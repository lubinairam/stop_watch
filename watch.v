==> flow/design.v <==
`timescale 1ns / 1ps
module displayMux
	( 
	  input wire clk,                              
	  input wire [7:0]hex7, hex6, hex5, hex4, hex3, hex2, hex1, hex0,     
	  input wire [7:0] dp_in,                      
	  output reg [7:0] an,                         
	  output reg [7:0] sseg                        
	);
	localparam N = 20;
	reg [N-1:0] q_reg;
	wire [N-1:0] q_next;
	reg [6:0] hex_in;
	reg dp;
	always @(posedge clk)
              q_reg <= q_next; 
	assign q_next = q_reg + 1;
	always @*
	   case (q_reg[N-1:N-3])
	3'b000:
	           begin 
		   an = 8'b11111110;
                   hex_in = hex0;
		   dp = dp_in[0];
                   end
	3'b001:
                   begin 
		   an = 8'b11111101;
                   hex_in = hex1;
		   dp = dp_in[1];
                   end
	3'b010:
	           begin 
		   an =8'b11111011;
                   hex_in = hex2;
		   dp = dp_in[2];
                   end	
     3'b011:				
                   begin 
		   an = 8'b11110111;
                   hex_in = hex3;
		   dp = dp_in[3];
                   end	
      3'b100:				
                   begin 
             an =8'b11101111;
                 hex_in = hex4;
              dp = dp_in[4];
                    end
      3'b101:			
                    begin 
              an = 8'b11011111;
                 hex_in = hex5;
                dp = dp_in[5];
                     end
       3'b110:				
                  begin     
              an = 8'b10111111;
                hex_in = hex6;
               dp = dp_in[6];
                   end
       3'b111:
                 begin 
               an = 8'b01111111;
                 hex_in = hex7;
                  dp = dp_in[7];
                    end        	
                default:
                   begin 
                   an = 8'b00000000;
		   dp = 1'b1;
                   end
           endcase 			
	always @*
        begin 
         case(hex_in)
	       4'h0: sseg[6:0] = 7'b0000001;
	       4'h1: sseg[6:0] = 7'b1001111;
	       4'h2: sseg[6:0] = 7'b0010010;
	       4'h3: sseg[6:0] = 7'b0000110;
	       4'h4: sseg[6:0] = 7'b1001100;
	       4'h5: sseg[6:0] = 7'b0100100;
	       4'h6: sseg[6:0] = 7'b0100000;
	       4'h7: sseg[6:0] = 7'b0001111;
	       4'h8: sseg[6:0] = 7'b0000000;
	       4'h9: sseg[6:0] = 7'b0000100;
	       4'ha: sseg[6:0] = 7'b0001000;
	       4'hb: sseg[6:0] = 7'b1100000;
	       4'hc: sseg[6:0] = 7'b0110001;
	       4'hd: sseg[6:0] = 7'b1000010;
	       4'he: sseg[6:0] = 7'b0110000;
	       default: sseg[6:0] = 7'b0111000;  
	  endcase 
	  sseg[7] = dp;
         end 
endmodule 
module stop_watch
	(
	  input wire clk,
	  input wire go, stop, clr, 
	  output wire [7:0] d7, d6,d5, d4, d3, d2, d1, d0
	);
	reg state_reg, state_next;            
	localparam off = 1'b0,                
	           on = 1'b1;
   always @(posedge clk, posedge clr)
       if(clr)
	 state_reg <= 0;
       else 
         state_reg <= state_next;
   always @*
       case(state_reg)
         off:begin
	     if(go)
                state_next = on;
	     else 
		state_next = off;
	     end
         on: begin
	     if(stop)
               state_next = off;
	     else 
	       state_next = on;
             end
        endcase		
     localparam divisor = 5000000;                   
	reg [26:0] sec_reg;                              
	wire [26:0] sec_next;                            
	reg [5:0] d5_reg,d4_reg, d3_reg, d2_reg, d1_reg, d0_reg;        
	wire [5:0] d5_next, d4_next, d3_next, d2_next, d1_next, d0_next;   
	wire d5_en, d4_en, d3_en, d2_en, d1_en, d0_en;                 
	wire sec_tick, d0_tick, d1_tick, d2_tick, d3_tick, d4_tick;        
	always @(posedge clk)
	    begin
	       sec_reg <= sec_next;
	       d0_reg  <= d0_next;
	       d1_reg  <= d1_next;
	       d2_reg  <= d2_next; 
	       d3_reg  <= d3_next;
	       d4_reg  <= d4_next;
	       d5_reg  <= d5_next;
            end
	assign sec_next = (clr || sec_reg == divisor && (state_reg == on)) ? 6'b0 : 
	                  (state_reg == on) ? sec_reg + 1 : sec_reg;
	assign sec_tick = (sec_reg == divisor) ? 1'b1 : 1'b0;
	assign d0_en   = sec_tick; 
	assign d0_next = (clr || (d0_en && d0_reg == 9)) ? 6'b0 : 
	                  d0_en ? d0_reg + 1 : d0_reg; 
	assign d0_tick = (d0_reg == 9) ? 1'b1 : 1'b0;
	assign d1_en = sec_tick & d0_tick; 
	assign d1_next = (clr || (d1_en && d1_reg == 5)) ? 6'b0 : 
	                  d1_en ? d1_reg + 1 : d1_reg; 	
	assign d1_tick = (d1_reg == 5) ? 1'b1 : 1'b0;
	assign d2_en = sec_tick & d0_tick & d1_tick; 
	assign d2_next = (clr || (d2_en && d2_reg == 9)) ?6'b0 : 
	                  d2_en ? d2_reg + 1 : d2_reg;
        assign d2_tick = (d2_reg == 9) ? 1'b1 : 1'b0;	
	assign d3_en = sec_tick & d0_tick & d1_tick & d2_tick; 
	assign d3_next = (clr || (d3_en && d3_reg == 5)) ? 6'b0 : 
	                  d3_en ? d3_reg + 1 : d3_reg;
    assign d3_tick = (d3_reg == 5) ? 1'b1 : 1'b0;
    assign d4_en = sec_tick & d0_tick & d1_tick & d2_tick & d3_tick; 
    assign d4_next = (clr || (d4_en && d4_reg == 9)) ? 6'b0 : 
                        d4_en ? d4_reg + 1 : d4_reg;
    assign d4_tick = (d4_reg == 9 ) ? 1'b1 : 1'b0;
    assign d5_en = sec_tick & d0_tick & d1_tick & d2_tick & d3_tick & d4_tick; 
     assign d5_next = (clr || (d5_en && d5_reg == 5)) ? 6'b0 : 
                        d5_en ? d5_reg + 1 : d5_reg;
       assign d0 = d0_reg;
       assign d1 = d1_reg; 
       assign d2 = d2_reg;
       assign d3 = d3_reg;
       assign d4 = d4_reg;
       assign d5 = d5_reg; 
  endmodule 
module stopwatch_unit
	( 
	  input wire clk, go, stop, clr,       
	  output wire [7:0] an,                
	  output wire [7:0] sseg               
	);
	wire [7:0] d7, d6, d5, d4, d3, d2, d1, d0;
	stop_watch timer1 (.clk(clk), .go(go), .stop(stop), .clr(clr),.d7(d7),.d6(d6), .d5(d5), .d4(d4), .d3(d3), .d2(d2), .d1(d1), .d0(d0));
	displayMux display_unit (.clk(clk),.hex7(d7),.hex6(d6), .hex5(d5), .hex4(d4), .hex3(d3), .hex2(d2), .hex1(d1), .hex0(d0), .dp_in(8'b11111111), .an(an), .sseg(sseg));
endmodule 
=== From RTL to reports: stopwatch_unit ===
What the tools print for stopwatch_unit, step after step.
Lines are those of the file above, counted from 1.
Library cell names are shortened.
Not given: --

* Top module: stopwatch_unit
* Clock port: clk
* Cell library: sky130hd
* Library corner: tt_025C_1v80

=== Elaborated design ===
Source: Yosys, flattened and elaborated, memories not mapped. Widths are those after wreduce; folded enables and synchronous resets count as part of the registers. Registers that Yosys merges into a memory's read port (data or address) are not register bits. Print and check cells do not count. Equal cells are merged and count once.
Memory sizes are those after Yosys's memory passes, which may raise the word count (mostly to a power of two), join words into wider ones and drop unused or constant bits.

* Register bits after elaboration: 84
* Bits in latches: 0
* RAM bits: 0
* Bits in read-only memories: 112
* Clocked read ports x word width: 0
* Memory cells: 1
* Output and inout bits: 16
* Cells after elaboration: 68

* $add $sub $neg: 8
* $mul: 0
* Divide/modulo/power cells: 0
* Magnitude comparators: 0
* Eq/ne operators: 14
* Shift operators: 0
* Multiplexer cells: 13
* Bitwise gates (word level): 6
* Reduce/logical cells: 17

{| class="wikitable"
|+ Memory list
! name !! words !! bits a word !! read ports !! write ports !! line !! text
|-
| (no name shown) || 16 || 7 || 1 || 0 || 76 || <nowiki>case(hex_in)</nowiki>
|}

{| class="wikitable"
|+ Operators with widths
! cell !! count
|-
| case mux 8 bit (select 8 bit) || 1
|-
| case mux 7 bit (select 8 bit) || 1
|-
| adder 6 x 1 -> 6 bit with constant B || 6
|-
| adder 27 x 1 -> 27 bit with constant B || 1
|-
| == test 27 x 23 -> 1 bit with constant B || 1
|-
| adder 20 x 1 -> 20 bit with constant B || 1
|-
| == test 6 x 3 -> 1 bit with constant B || 3
|-
| == test 6 x 4 -> 1 bit with constant B || 3
|-
| == test 3 bit with constant B || 4
|-
| 2-to-1 mux 1 bit || 9
|-
| OR reduction 8 bit || 1
|-
| logical AND 1 bit || 7
|-
| logical OR 1 bit || 7
|-
| 2-to-1 mux 7 bit || 1
|-
| == test 3 x 2 -> 1 bit with constant B || 2
|-
| logical NOT 3 bit || 2
|-
| AND 1 bit || 5
|-
| == test 3 x 1 -> 1 bit with constant B || 1
|-
| case mux 1 bit (select 2 bit) || 1
|-
| inverter 1 bit || 1
|}

=== Longest topological paths ===
Yosys ltp: most cells in a row. Word level: on the elaborated netlist, between registers, memories and ports. Mapped: between sequential cells and ports; inverters and the memories' decode and read muxes count.

* Depth after elaboration: 9
* ABC_AREA: 0
* Mapped depth: 12

=== Netlist ===
The flow's flattened synthesis, as Yosys stat reports it; memories are mapped. The netlist is that of the ABC_AREA named above (0 if unset); the other value can give another one.
Totals and module areas in this step are rounded.

{| class="wikitable"
|+ Cell types
! type !! count !! area in all (µm²)
|-
| dfxtp_1 || 83 || 1.66E+03
|-
| ha_1 || 22 || 275.264
|-
| xnor2_1 || 31 || 271.51
|-
| nor2_1 || 54 || 202.694
|-
| a21oi_1 || 30 || 150.144
|-
| nand3_1 || 29 || 145.139
|-
| nand2_1 || 38 || 142.637
|-
| nand4_1 || 21 || 131.376
|-
| xor2_1 || 15 || 131.376
|-
| nor3_1 || 23 || 115.11
|-
| o21ai_0 || 21 || 105.101
|-
| or4_1 || 13 || 97.594
|-
| inv_1 || 25 || 93.84
|-
| mux2i_1 || 7 || 70.067
|-
| and3_1 || 11 || 68.816
|-
| or3_1 || 11 || 68.816
|-
| clkbuf_1 || 16 || 60.058
|-
| nor4_1 || 9 || 56.304
|}

Other cell types: 51; their cells: 113.

* Cells in the netlist: 572
* Synthesis area: 4833 µm²
* Sequential area: 1687 µm²
* Flip-flops: 84

By module: a second synthesis without flattening, with its own total; a netlist apart from the flattened one above.

* Cells (unflattened synthesis): 603
* Area total of the unflattened synthesis: 5110 µm²

Rows give one instance, submodules left out.

{| class="wikitable"
|+ By module
! module !! times used !! cells !! area (µm²)
|-
| stop_watch || 1 || 412 || 3510
|-
| displayMux || 1 || 190 || 1597
|-
| stopwatch_unit || 1 || 1 || 3.8
|}

=== Worst setup path after synthesis ===
Source: OpenSTA report_checks on the synthesized netlist (no wires, ideal clock, input and output delay 20% of the period each), path of least setup slack; recovery checks are left aside. Register names are those of the netlist, which keeps one name where synthesis merged equal registers.

* Path kind: register to output
* From: register display_unit.q_reg[18]
* To: output port sseg[2]
* Clock period: 6.92 ns
* Arrival: 2.777 ns
* Required time: 5.536 ns
* Setup slack: 2.759 ns
* Delay of the path: 2.777 ns
* Stages: 11
* Path buffers: 3
* Synthesis period reached: 4.161 ns

"delay of the path" = arrival - input delay + setup time.
At an output port there is no setup time.
"stages" counts driving pins, that of a launching flip-flop among them; a cell with two outputs on the path counts twice.
"synthesis period reached" = period - worst setup slack (recovery checks aside). The figure is calculated, with input and output delays left at 20% of the set period.
Between the ends stands the longest chain of elaborated cells between them, by number of cells; it is not shown to be the way that was timed. Of several equally long chains one is given.
A line is the first line of the expression or statement that the cell stems from. Yosys adds cells for indexed reads and writes and turns some case tables into memories.
A memory read counts as a cell of the chain, while the word-level depth stops at memories.

* Cell sequence: dfxtp_1 clkbuf_1 clkbuf_1 buf_1 nand3b_1 a21oi_1 a211oi_1 inv_1 ha_1 or3_1 a31oi_1
* Cells in the longest elaborated chain: 4

{| class="wikitable"
|+ RTL lines, path after synthesis
! what !! line !! text
|-
| start, declared || 11 || <nowiki>reg [N-1:0] q_reg;</nowiki>
|-
| start, assigned || 16 || <nowiki>q_reg <= q_next;</nowiki>
|-
| == test 3 bit || 19 || <nowiki>case (q_reg[N-1:N-3])</nowiki>
|-
| case mux 7 bit (select 8 bit) || 19 ||
|-
| memory read (16 x 7 bit) || 76 || <nowiki>case(hex_in)</nowiki>
|-
| 2-to-1 mux 7 bit || 76 ||
|-
| end, declared || 180 || <nowiki>output wire [7:0] sseg</nowiki>
|}

=== Path in the finished layout ===
Path of least setup slack in the final report of run 1 (OpenROAD, finished layout, wires in). Where an end is a register, its clock arrival counts in the times.

* Path kind: register to output
* From: register display_unit.q_reg[18]
* To: output port sseg[1]
* Clock period: 3.84 ns
* Arrival: 2.92 ns
* Required time: 3.07 ns
* Setup slack: 0.15 ns
* Stages: 10
* Path buffers: 2

Between the ends stands the longest chain of elaborated cells between them, by number of cells; it is not shown to be the way that was timed. Of several equally long chains one is given.
A memory read counts as a cell of the chain, while the word-level depth stops at memories.

* Cell sequence: dfxtp_2 buf_6 or3_1 and2_2 o32a_4 ha_1 and3_1 o21ai_0 a21oi_1 clkdlybuf4s50_1
* Cells in the longest elaborated chain: 4

{| class="wikitable"
|+ RTL lines, path after layout
! what !! line !! text
|-
| start, declared || 11 || <nowiki>reg [N-1:0] q_reg;</nowiki>
|-
| start, assigned || 16 || <nowiki>q_reg <= q_next;</nowiki>
|-
| == test 3 bit || 19 || <nowiki>case (q_reg[N-1:N-3])</nowiki>
|-
| case mux 7 bit (select 8 bit) || 19 ||
|-
| memory read (16 x 7 bit) || 76 || <nowiki>case(hex_in)</nowiki>
|-
| 2-to-1 mux 7 bit || 76 ||
|-
| end, declared || 180 || <nowiki>output wire [7:0] sseg</nowiki>
|}

Data sheet: physical implementation of stopwatch_unit

Record of 2 stored runs of the RTL-to-layout flow on stopwatch_unit, platform sky130hd. The runs are unordered. Constraints: input delay and output delay 20% of the set period each, output load 0.01 pF.
"achieved period" means the clock period less the worst setup slack. The figure is calculated, with input and output delays left at 20% of the set period.
By "critical path time" is meant the share of the clock period that the worst setup path is allowed (20% is reserved at inputs, 20% at outputs), minus its slack. Clock arrival times at its registers enter into it.
"total power after layout" rests on the timing tool's default activity at the inputs, not on a simulated workload.
The measured numbers are rounded.

=== Run 1 ===
{| class="wikitable"
! Setting !! Value
|-
| period_ns || 3.84
|-
| CORE_UTILIZATION || 18
|-
| PLACE_DENSITY_LB_ADDON || 0.27
|-
| CORE_MARGIN || 4
|-
| CELL_PAD_IN_SITES_GLOBAL_PLACEMENT || 3
|-
| CELL_PAD_IN_SITES_DETAIL_PLACEMENT || 0
|-
| GPL_TIMING_DRIVEN || 1
|-
| MAX_ROUTING_LAYER || met4
|-
| CAP_MARGIN || 20
|-
| SLEW_MARGIN || 20
|-
! Result !! Value
|-
| Setup total negative slack || 0.000 ns
|-
| Utilization after layout || 0.219
|-
| Standard-cell area after layout || 5746 µm²
|-
| Worst hold slack in the final report || 0.427 ns
|-
| Die outline area || 29540 µm²
|-
| Achieved period || 3.687 ns
|-
| Total power after layout || 1.892 mW
|-
| Setup slack of the critical path || 0.153 ns
|-
| Post-synthesis cell area || 4833 µm²
|-
| Critical path time || 2.92 ns
|-
| Class of the worst setup path || register to output
|}

=== Run 2 ===
{| class="wikitable"
! Setting !! Value
|-
| period_ns || 3.26
|-
| CORE_UTILIZATION || 55
|-
| PLACE_DENSITY || 0.61
|-
| CELL_PAD_IN_SITES_GLOBAL_PLACEMENT || 2
|-
| ABC_AREA || 0
|-
| GPL_TIMING_DRIVEN || 0
|-
| CTS_CLUSTER_DIAMETER || 128
|-
| CAP_MARGIN || 0
|-
| SLEW_MARGIN || 20
|-
| MAX_ROUTING_LAYER || met5
|-
| CORE_MARGIN || 2
|}
Stopped before the end: placement reported GPL-0301.
